==> flow/design.v <==
module BTB (
	input wire CLK,
	input wire[5:0] hash_r,
	input wire[5:0] tag_r,
	input wire[5:0] hash_w,
	input wire[5:0] tag_w,
	input wire[31:0] dest_w,
	input wire commit,
	output wire found,
	output wire[31:0] btbOut
);
	reg [17:0] Buffer [31:0];
	reg [31:0] index;
	initial begin
		for (index = 0; index < 32; index = index + 1) begin
			Buffer[index] = 18'b0;
		end
	end
	assign found = (tag_r == Buffer[hash_r][17:13]) & Buffer[hash_r][12];
	assign btbOut = {20'b0, Buffer[hash_r][11:0]};
	always @(posedge CLK) begin
		if (commit) begin
			Buffer[hash_w] <= {tag_w, 1'b1, dest_w[11:0]};
		end
	end
endmodule
# Tool chain data of BTB
# The steps from the RTL of BTB to its reports follow in flow order.
# Lines are those of the file above, counted from 1.
# Operators: Yosys type, input widths -> output width; for muxes data width and select width s.
# Library cell names are shortened.
# The mark -- stands for no value.
# setup
top	BTB
clock_port	CLK
lib	sky130hd
corner	tt_025C_1v80

# After elaboration
# Yosys after proc, flatten, opt, wreduce and memory -nomap, before mapping. Enables and synchronous resets that opt folds into registers are not counted as muxes. Memory bits, and registers merged into a memory's read port (data or address), are not among the register bits. Print and check cells are not counted. Equal cells are merged and count once.
# Yosys's memory passes give these memory sizes; they may raise the number of words (mostly to a power of two), join words into wider ones and drop unused or constant bits.
# word_totals
word_cells	6
out_inout_bits	33
input_bits	58
ram_bits	576
memories	1
reg_bits	0
# classes
n_mux	3
bitwise	1
equal	1
# mem_list
name	size	width	read_ports	wr	line_no	source
Buffer	32	18	1	1	12	reg [17:0] Buffer [31:0];
# op_table
op	count
$mux 18	1
$eq 6x5->1	1
$mux 5	1
$and 1x1->1	1
$mux 1	1

# Longest topological paths
# Yosys ltp: most cells in a row. Word level: on the elaborated netlist, between registers, memories and ports. Mapped: between sequential cells and ports; inverters and the memories' decode and read muxes count.
# logic_depth
word_depth	2
abc_area	0
mapped_depth	10
mapped_depth_nobuf	7

# After synthesis
# Source: synth_stat.txt of the flow (Yosys; design flattened, memories mapped). It holds for the ABC_AREA given above (unset counts as 0); a run with the other value may have another netlist.
# by_type
cell_type	count	type_area_um2
edfxtp_1	576	1.73E+04
mux4_2	130	2.93E+03
mux2i_1	81	810.778
a22oi_1	35	262.752
buf_4	32	240.23
mux2_2	12	135.13
nor2_1	36	135.13
a21oi_1	20	100.096
buf_6	7	78.826
clkbuf_1	17	63.811
buf_2	10	50.048
nand3b_1	5	37.536
or3b_2	3	26.275
xor2_1	3	26.275
nand2b_1	4	25.024
nand3_1	5	25.024
nor2b_1	4	25.024
nor4_1	4	25.024
# Not listed: further types 11, cells in them 22.
# synth_totals
seqArea_um2	17296.6
ffs	576
synth_area_um2	22417.8
cell_count	1006
buffers	69

# Path before layout
# OpenSTA on the mapped netlist: ideal clock, no wires. The path of least setup slack (recovery checks aside). Input and output delay are each 20% of the period. Register names are those of the netlist, which keeps one name where synthesis merged equal registers.
# synth_path
path_type	input port to output port
from	input port hash_r[1]
to	output port btbOut[0]
path_delay_ps	1784
path_slack_ps	298
out_delay_ps	694
path_buffers	3
period_ps	3470
path_stages	6
arrival_time_ps	2478
t_first_pin_ps	694
required_ps	2776
synth_period_reached_ps	3172
# "path_delay_ps" = arrival - input delay + setup time.
# At an output port there is no setup time.
# "path_stages": output pins that drive a net of the path, with the launching flip-flop's if there is one; two outputs of one cell count as two.
# "synth_period_reached_ps" = period - worst setup slack (recovery checks aside). The figure is calculated, with input and output delays left at 20% of the set period.
# Between the ends stands the longest chain of elaborated cells between them, by number of cells; it is not shown to be the way that was timed. Of several equally long chains one is given.
# A line is the first line of the expression or statement that the cell stems from. Yosys adds cells for indexed reads and writes and turns some case tables into memories.
# A memory read counts as a cell of the chain, while the word-level depth stops at memories.
# synth_between
path_cell_list	buf_6 -> buf_2 -> buf_1 -> mux4_2 -> mux4_2 -> mux2_2
elab_chain_cells	1
# synth_rtl
element	line_no	source
start: declaration	3	input wire[5:0] hash_r,
$mem_v2 32x18	12	reg [17:0] Buffer [31:0];
end: declaration	10	output wire[31:0] btbOut

# Timing after layout
# From the final timing report of run 1: the path of least setup slack in the routed layout; clock arrival at registers is part of the times.
# The path's times are printed in steps of 10 ps; the period is the one set.
# layout_path
path_type	input port to output port
from	input port hash_r[1]
to	output port found
out_delay_ps	870
path_stages	11
arrival_time_ps	3420
period_ps	4370
required_ps	3500
t_first_pin_ps	870
path_buffers	4
path_slack_ps	80
# Between the ends stands the longest chain of elaborated cells between them, by number of cells; it is not shown to be the way that was timed. Of several equally long chains one is given.
# A memory read counts as a cell of the chain, while the word-level depth stops at memories.
# layout_between
path_cell_list	buf_8 -> buf_12 -> mux2i_1 -> a22oi_1 -> a211oi_1 -> nor4_1 -> buf_4 -> xor2_1 -> nor3_1 -> and4_1 -> clkdlybuf4s50_1
elab_chain_cells	3
# layout_rtl
element	line_no	source
start: declaration	3	input wire[5:0] hash_r,
$mem_v2 32x18	12	reg [17:0] Buffer [31:0];
$eq 6x5->1	19	assign found = (tag_r == Buffer[hash_r][17:13]) & Buffer[hash_r][12];
$and 1x1->1	19
end: declaration	9	output wire found,

# Design BTB on sky130hd. What follows are 2 stored runs of the flow, each under its own settings; their order means nothing. The constraints put input and output delay at 20% of the set period each and load the outputs with 0.01 pF.
# By "achieved_clock_period_ps" is meant the clock period of the run minus its worst setup slack. This is arithmetic on one report: input and output delays are still those of the set period (20% each).
# "worst_path_allowed_less_slack_ps" is the time allowed to the run's worst setup path (the clock period less input and output delay, where it has them) less its slack. Clock arrival times count: a late capture clock shortens it, a late launch clock lengthens it.
# "power_uw" rests on the timing tool's default activity at the inputs, not on a simulated workload.
# "worst_path_allowed_less_slack_ps" is known to 10 ps.
# Settings: . = not set for that run.
run name	period_ns	CORE_UTILIZATION	SETUP_SLACK_MARGIN	CORE_MARGIN	GPL_ROUTABILITY_DRIVEN	CTS_CLUSTER_DIAMETER	CAP_MARGIN	SLEW_MARGIN	PLACE_DENSITY_LB_ADDON	HOLD_SLACK_MARGIN	CORE_ASPECT_RATIO	CELL_PAD_IN_SITES_GLOBAL_PLACEMENT	CELL_PAD_IN_SITES_DETAIL_PLACEMENT	TNS_END_PERCENT	MIN_ROUTING_LAYER	post_synth_area_um2	final_die_area_um2	final_cell_area_um2	finalUtil_pct	setup_worst_slack_ps	total_negative_slack_ps	holdWs_ps	power_uw	achieved_clock_period_ps	worst_path_allowed_less_slack_ps	worst_setup_path_type
run 1	4.37	52	-0.23	5	1	385	20	20	.	.	.	.	.	.	.	22417.8	47362.8	25969.9	60.6	76	0	790	11332	4294	2550	input port to output port
run 2	1.85	41	-0.09	2	0	.	20	20	0.07	-0.06	1.04	1	2	70	met2	22417.8	56564.7	27870.5	51.5	-1195	-12986	574	28114	3045	2310	input port to output port
